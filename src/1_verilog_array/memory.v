==> flow/design.v <==
module memory (
     input              i_sys_clk
    ,input              i_rst_n
    ,input              i_wr
    ,input              i_rd
    ,input      [3:0]   i_wr_addr
    ,input      [3:0]   i_wr_data
    ,input      [3:0]   i_rd_addr
    ,output     [7:0]   o_rd_data
);
    reg [7:0] regsiter [3:0];
    reg [7:0] data;
    always @ (posedge i_sys_clk) begin
        if(!i_rst_n)
            data <= 4'd0;
        else if(i_rd) 
            data <= regsiter[i_rd_addr];
        else 
            data <= data;
    end
    assign o_rd_data = data;
    genvar i;
    generate for (i  = 0; i < 4; i = i + 1) begin : FOR
        always @ (posedge i_sys_clk) begin
            if(!i_rst_n) begin 
                regsiter[i] <= i; 
            end else if(i_wr)
                regsiter[i_wr_addr] <= i_wr_data;
            else 
                regsiter[i_wr_addr] <= regsiter[i_wr_addr];
        end
    end
    endgenerate
endmodule 
# == Step by step through the tools: memory ==
# What the tools print for memory, step after step.
# Line numbers count from 1 in the design file above.
# Cell names lack the library's common part.
# Not given: -
# design
top_module,memory
clk_port,i_sys_clk
lib,sky130hd
pvt_corner,tt_025C_1v80

# == After elaboration ==
# Yosys after proc, flatten, opt, wreduce and memory -nomap, before mapping. Enables and synchronous resets that opt folds into registers are not counted as muxes. Memory bits, and registers merged into a memory's read port (data or address), are not among the register bits. Print and check cells are not counted. Equal cells are merged and count once.
# Memory sizes are those after Yosys's memory passes, which may raise the word count (mostly to a power of two), join words into wider ones and drop unused or constant bits.
# op_classes
muxes,19
bitwise,7
reduce_and_logical,2
# op_table
cell,n
two-way mux 8 bit,12
OR reduction 8 bit,1
bitwise OR 1 bit,7
two-way mux 1 bit,6
two-way mux 2 bit,1
zero test 1 bit,1
# word_totals
regBits,0
ram_bits,32
memories,1
in_bits,16
out_inout_bits,8
wordCells,29
# mem_list
memory,size,word_bits,line_no,source
regsiter,4,8,11,reg [7:0] regsiter [3:0];

# == Logic depth ==
# Longest topological path by Yosys (ltp), each cell counted once; first at word level (registers and memories cut), then after technology mapping (sequential cells cut; the memories' decode and read muxes count).
# depth
depth_word,10
ABC_AREA,0
mapped_depth,4
mapped_depth_nobuf,3

# == Mapped cells and area ==
# Source: synth_stat.txt of the flow (Yosys; design flattened, memories mapped). It holds for the ABC_AREA given above (unset counts as 0); a run with the other value may have another netlist.
# Totals and module areas in this step are rounded.
# synth_totals
cells,146
yosys_area_um2,2020
seq_area_um2,1120
flip_flops,40
n_buf,8
# types
cell_type,n,area_total_um2
edfxtp_1,32,960.922
mux4_2,12,270.259
dfxtp_1,8,160.154
nand3b_1,12,90.086
nand2_1,22,82.579
and2_1,13,81.328
mux2_2,7,78.826
a22oi_2,3,37.536
a21oi_1,7,35.034
a221oi_4,1,26.275
nor2b_1,4,25.024
nand3_1,4,20.019
nor3b_4,1,18.768
buf_2,3,15.014
clkbuf_1,4,15.014
mux2_4,1,15.014
nor3b_1,2,15.014
and3b_4,1,12.512
# Other cell types: 9; their cells: 9.

# == Timing after synthesis ==
# Path of least setup slack by OpenSTA after synthesis, without wires, with an ideal clock, recovery checks aside; 20% of the period is set as input and as output delay. Where synthesis merged equal registers, the netlist keeps one of their names.
# synth_timing
path_kind,input to register
startpoint,input i_wr_addr[0]
endpoint,memory regsiter[0][0]
period_ps,1430
input_delay_ps,286
setup_ps,384
launch_ps,286
arrival_ps,1079
required_ps,1046
setup_slack_ps,-33
delay_ps,1177
stages,2
n_path_buf,1
synth_period_reached_ps,1463
# "delay_ps" is the arrival time less input delay plus setup time.
# "stages": output pins that drive a net of the path, with the launching flip-flop's if there is one; two outputs of one cell count as two.
# "synth_period_reached_ps" is the clock period less the worst setup slack; recovery checks do not enter. This is arithmetic on one report: input and output delays are still those of the set period (20% each).
# The rows between start and end are the longest chain of elaborated cells between them; the timing report does not say that the signal goes this way. Where chains are equally long, one stands for them.
# Each line given opens the expression or statement behind the cell; cells for indexed reads and writes are added by Yosys, which also makes memories of some case tables.
# Only ways into the end's enable, where the timed path ends, are counted here.
# synth_via
path_cell_list,buf_2 -> o21ai_0
elab_chain_len,1
cells_between,1
lines_between,0
classes_between,mux (1)
# synth_rtl
element,line_no,source
start: declaration,6,",input      [3:0]   i_wr_addr"
two-way mux 2 bit,-,
end: declaration,11,reg [7:0] regsiter [3:0];

# == Path in the finished layout ==
# From the final timing report of flow run A: the path of least setup slack in the routed layout; clock arrival at registers is part of the times.
# The report prints the path's times to 10 ps; the period is as set.
# layout_timing
path_kind,input to register
startpoint,input i_wr_addr[0]
endpoint,memory regsiter[2][0]
period_ps,1800
input_delay_ps,360
setup_ps,250
launch_ps,360
arrival_ps,1460
required_ps,1840
setup_slack_ps,380
stages,5
n_path_buf,2
# The rows between start and end are the longest chain of elaborated cells between them; the timing report does not say that the signal goes this way. Where chains are equally long, one stands for them.
# A memory read counts as a cell of the chain, while the word-level depth stops at memories.
# layout_via
path_cell_list,clkdlybuf4s15_2 -> buf_4 -> mux2_2 -> a22oi_2 -> a21oi_1
elab_chain_len,11
cells_between,12
lines_between,3
classes_between,mux (11); memory (1)
# layout_rtl
element,line_no,source
start: declaration,6,",input      [3:0]   i_wr_addr"
memory read (4 x 8 bit),11,reg [7:0] regsiter [3:0];
two-way mux 8 bit,27,end else if(i_wr)
two-way mux 8 bit,25,if(!i_rst_n) begin
two-way mux 8 bit (8 in a row),-,
end: declaration,11,

# Top module memory; platform sky130hd; tools Yosys and OpenROAD; 2 stored runs in no particular order. Input and output delays are each 20% of the period that was set; the output load is 0.01 pF.
# "period_reached_ps" means the clock period less the worst setup slack. The figure is calculated, with input and output delays left at 20% of the set period.
# By "worst_path_time_ps" is meant the share of the clock period that the worst setup path is allowed (20% is reserved at inputs, 20% at outputs), minus its slack. Clock arrival times at its registers enter into it.
# "design_power_uw" rests on the timing tool's default activity at the inputs, not on a simulated workload.
# "worst_path_time_ps" is known to 10 ps.
# The measured numbers are rounded.
# Settings: . = not set for that run.
name,flow run A,flow run B
period_ns,1.8,1.08
CORE_UTILIZATION,50,32
SETUP_SLACK_MARGIN,0.35,-0.01
PLACE_DENSITY,0.7,.
HOLD_SLACK_MARGIN,-0.1,.
CORE_ASPECT_RATIO,1.88,.
TNS_END_PERCENT,75,.
CTS_CLUSTER_DIAMETER,391,.
MIN_ROUTING_LAYER,met1,.
CAP_MARGIN,20,0
CORE_MARGIN,2,2
SLEW_MARGIN,20,20
PLACE_DENSITY_LB_ADDON,.,0.15
CELL_PAD_IN_SITES_GLOBAL_PLACEMENT,.,2
GPL_TIMING_DRIVEN,.,0
GPL_ROUTABILITY_DRIVEN,.,0
MAX_ROUTING_LAYER,.,met5
design_die_area_um2,4590,6970
worst_path_time_ps,1060,1400
critical_path_kind,input to register,register to register
fin_tns_ps,0,-4420
design_power_uw,2130,3380
worstSetupSlack_ps,384,-321
period_reached_ps,1416,1401
final_hold_ws_ps,473,409
finish.stdcell_area_um2,2640,2610
finish.utilization_pct,68.0,43.3
ys_area_um2,2020,2020
