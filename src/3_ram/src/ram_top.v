==> flow/design.v <==
module ram_top # (
     parameter DEPTH = 32
    ,parameter WIDTH = 32
) (
     input              i_sys_clk
    ,input              i_rst_n
    ,input              i_wr
    ,input  [DEPTH-1:0] i_wr_addr
    ,input  [WIDTH-1:0] i_wr_data
    ,input              i_rd
    ,input  [DEPTH-1:0] i_rd_addr
    ,output [WIDTH-1:0] o_rd_data
);
    reg [WIDTH-1:0] mem [DEPTH-1:0];
    reg [WIDTH-1:0] rd_data;
    always @ (posedge i_sys_clk) begin
        if (i_wr)
            mem[i_wr_addr] <= i_wr_data;
        else 
            mem[i_wr_addr] <= mem[i_wr_addr];
    end
    always @ (posedge i_sys_clk) begin 
        if (! i_rst_n)
            rd_data <= 0;
        else if (i_rd)
            rd_data <= mem[i_rd_addr];
        else 
            rd_data <= rd_data;
    end
    assign o_rd_data = rd_data;
endmodule 
Reports on ram_top
Tool output for the design above, in the order of the flow.
Lines are those of the file above, counted from 1.
Operators: Yosys type, input widths -> output width; for muxes data width and select width s.
Cell names lack the library's common part.
A cell with -- has no value.
- top: ram_top
- clock input: i_sys_clk
- standard-cell library: sky130hd
- library corner: tt_025C_1v80

Word level
Counts by Yosys on the flattened word-level netlist (proc, flatten, opt, wreduce; memories kept). Register bits leave out memories and registers merged into their read ports (data or address); mux counts leave out enables and synchronous resets folded into registers. Print and check cells are left out. Cells with the same type and inputs are merged into one.
Memory sizes are those after Yosys's memory passes, which may raise the word count (mostly to a power of two), join words into wider ones and drop unused or constant bits.
- noted memories: 1
- noted register bits: 0
- word width x clocked read ports: 32
- noted ROM bits: 0
- noted output and inout bits: 32
- input bits: 100
- latch bits: 0
- RAM bits: 1024
- word-level cells: 10
- memories (memory ; depth ; bits a word ; rd ports ; write ports ; line ; RTL):
    mem ; 32 ; 32 ; 1 ; 1 ; 14 ; reg [WIDTH-1:0] mem [DEPTH-1:0];
- $add $sub $neg at 0
- multiplexer cells at 5
- shift operators at 0
- equal/unequal tests: 1
- $mul: 0
- noted bitwise logic cells: 1
- noted divide/modulo/power cells: 0
- noted $lt $le $gt $ge: 0
- reductions and logical operators at 2
- operator list (cell ; number):
    $mux 32 ; 3
    $reduce_and 2->1 ; 1
    $mux 1 ; 2
    $ne 1x1->1 const B ; 1
    $or 1x1->1 ; 1
    $logic_not 1->1 ; 1

Longest topological paths
Depth = most cells in a row (Yosys ltp): at word level without a register or memory, in the mapped netlist without a sequential cell, where the memories' decode and read muxes count.
- depth in word-level cells at 3
- ABC_AREA at 0
- depth in mapped cells: 8
- mapped depth without buffers at 5

Netlist
Yosys stat after the flow's synthesis: flattened, memories mapped to cells. It holds for the ABC_AREA given above (unset counts as 0); a run with the other value may have another netlist.
- mapped flip-flops at 1056
- area of sequential cells: 0.0313901 mm²
- cells in the netlist: 2238
- buffer cells at 137
- mapped area at 0.0407478 mm²
- cell types (cell ; number ; area in all (µm²)):
    edfxtp_1 ; 1024 ; 3.07E+04
    mux2i_1 ; 512 ; 5.12E+03
    a22oi_1 ; 256 ; 1.92E+03
    a21oi_1 ; 160 ; 800.768
    dfxtp_1 ; 32 ; 640.614
    buf_6 ; 31 ; 349.085
    clkbuf_1 ; 71 ; 266.506
    or4_1 ; 32 ; 240.23
    buf_4 ; 22 ; 165.158
    o21ai_0 ; 32 ; 160.154
    nor2_1 ; 34 ; 127.622
    nand3b_1 ; 5 ; 37.536
    buf_1 ; 9 ; 33.782
    or3b_2 ; 3 ; 26.275
    clkbuf_4 ; 3 ; 22.522
    buf_12 ; 1 ; 20.019
    nand2b_1 ; 2 ; 12.512
    nor2b_1 ; 2 ; 12.512
Not listed: further types 5, cells in them 7.

Worst setup path after synthesis
Path of least setup slack by OpenSTA after synthesis, without wires, with an ideal clock, recovery checks aside; 20% of the period is set as input and as output delay. Where synthesis merged equal registers, the netlist keeps one of their names.
- path type: input to register
- start point: input i_wr_addr[1]
- end point: memory mem[12][0]
- delay of the path at 2.434 ns
- noted buffers on the path: 1
- stages on the path at 3
- time at the first pin at 0.700 ns
- noted data required time: 3.079 ns
- data arrival time: 2.713 ns
- clock period: 3.5 ns
- external input delay at 0.700 ns
- path slack at 0.366 ns
- library setup time at 0.421 ns
- synthesis period reached: 3.134 ns
"delay of the path" = arrival - input delay + setup time.
"stages on the path" counts driving pins, that of a launching flip-flop among them; a cell with two outputs on the path counts twice.
"synthesis period reached" is the clock period less the worst setup slack; recovery checks do not enter. This is arithmetic on one report: input and output delays are still those of the set period (20% each).
- cells stage by stage: or3b_2 clkbuf_1 nor2_1
- ends and longest elaborated chain, after synthesis (item ; line ; RTL):
    start, declared ; 8 ; ,input  [DEPTH-1:0] i_wr_addr
    end, declared ; 14 ; reg [WIDTH-1:0] mem [DEPTH-1:0];
No chain of elaborated cells between the ends is given.

Path in the finished layout
Path of least setup slack in the final report of entry A (OpenROAD, finished layout, wires in). Where an end is a register, its clock arrival counts in the times.
- path type: register to output
- start point: register rd_data[1]
- end point: output o_rd_data[1]
- noted data required time: 1.65 ns
- clock period: 2.06 ns
- time at the first pin at 0.64 ns
- path slack at 0.04 ns
- external output delay: 0.41 ns
- data arrival time: 1.61 ns
- stages on the path at 2
- noted buffers on the path: 1
- cells stage by stage: dfxtp_2 clkdlybuf4s50_1
- length of the longest elaborated chain at 0
- elaborated cells between the ends (all ways) at 0
- source lines of those cells at 0
- ends and longest elaborated chain, after layout (item ; line ; RTL):
    start, declared ; 15 ; reg [WIDTH-1:0] rd_data;
    end, declared ; 12 ; ,output [WIDTH-1:0] o_rd_data

==> results <==
ram_top through Yosys and OpenROAD on sky130hd: 2 stored runs, unordered, with their settings and measured results. The constraints put input and output delay at 20% of the set period each and load the outputs with 0.01 pF.
"worst setup path time": the worst setup path's part of the clock period (all of it between registers, 20% less for each end at a port) less its slack. A launch clock that arrives late makes it longer, a capture clock that arrives late makes it shorter.
"total power after layout" is the tool's figure for a default switching activity; nothing was simulated.

Entry A

==> flow/run.sh <==
#!/bin/bash
# the make line also repeats the synthesis and layout settings of config.mk as NAME=value (left out here)
make -C /OpenROAD-flow-scripts/flow DESIGN_CONFIG=/design/flow/config.mk WORK_HOME=/design/flow/orfs CLKGATE_MAP_FILE= finish
==> flow/config.mk <==
export PLATFORM = sky130hd
export DESIGN_NAME = ram_top
export DESIGN_NICKNAME = ram_top
export VERILOG_FILES = /design/flow/design.v
export SDC_FILE = /design/flow/constraint.sdc
export NUM_CORES = 4
export LEC_CHECK = 0
export ABC_AREA = 0
export CAP_MARGIN = 30
export CORE_ASPECT_RATIO = 1.88
export CORE_MARGIN = 3
export CORE_UTILIZATION = 62
export GPL_ROUTABILITY_DRIVEN = 1
export MAX_ROUTING_LAYER = met4
export MIN_ROUTING_LAYER = met2
export PLACE_DENSITY_LB_ADDON = 0.12
export SETUP_SLACK_MARGIN = 0.05
export SLEW_MARGIN = 20
export TNS_END_PERCENT = 95
==> flow/constraint.sdc <==
create_clock -name core_clock -period 2.06 [get_ports {i_sys_clk}]
set_input_delay 0.4120 -clock core_clock [delete_from_list [all_inputs] [get_ports {i_sys_clk}]]
set_output_delay 0.4120 -clock core_clock [all_outputs]
set_load 0.01 [all_outputs]

Measured in entry A:
- noted the netlist area reported by Yosys: 0.0407478 mm²
- area inside the die boundary: 0.0689877 mm²
- standard-cell area after layout at 0.047941 mm²
- utilization: 0.739
- noted the worst setup slack after layout: 0.042 ns
- total negative slack on setup checks at 0.000 ns
- total power after layout: 0.043503 W
- worst setup path time: 1.61 ns
- worst setup path type: register to output

Entry B

==> flow/run.sh <==
#!/bin/bash
# the make line also repeats the synthesis and layout settings of config.mk as NAME=value (left out here)
make -C /OpenROAD-flow-scripts/flow DESIGN_CONFIG=/design/flow/config.mk WORK_HOME=/design/flow/orfs CLKGATE_MAP_FILE= finish
==> flow/config.mk <==
export PLATFORM = sky130hd
export DESIGN_NAME = ram_top
export DESIGN_NICKNAME = ram_top
export VERILOG_FILES = /design/flow/design.v
export SDC_FILE = /design/flow/constraint.sdc
export NUM_CORES = 4
export LEC_CHECK = 0
export CAP_MARGIN = 20
export CORE_MARGIN = 2
export CORE_UTILIZATION = 40
export SETUP_SLACK_MARGIN = 0.14
export SLEW_MARGIN = 20
==> flow/constraint.sdc <==
create_clock -name core_clock -period 3.7 [get_ports {i_sys_clk}]
set_input_delay 0.7400 -clock core_clock [delete_from_list [all_inputs] [get_ports {i_sys_clk}]]
set_output_delay 0.7400 -clock core_clock [all_outputs]
set_load 0.01 [all_outputs]

Measured in entry B:
- noted the netlist area reported by Yosys: 0.0407478 mm²
- area inside the die boundary: 0.104439 mm²
- standard-cell area after layout at 0.0474367 mm²
- utilization: 0.468
- noted the worst setup slack after layout: 0.940 ns
- total negative slack on setup checks at 0.000 ns
- total power after layout: 0.025003 W
- worst setup path time: 2.02 ns
- worst setup path type: input to register
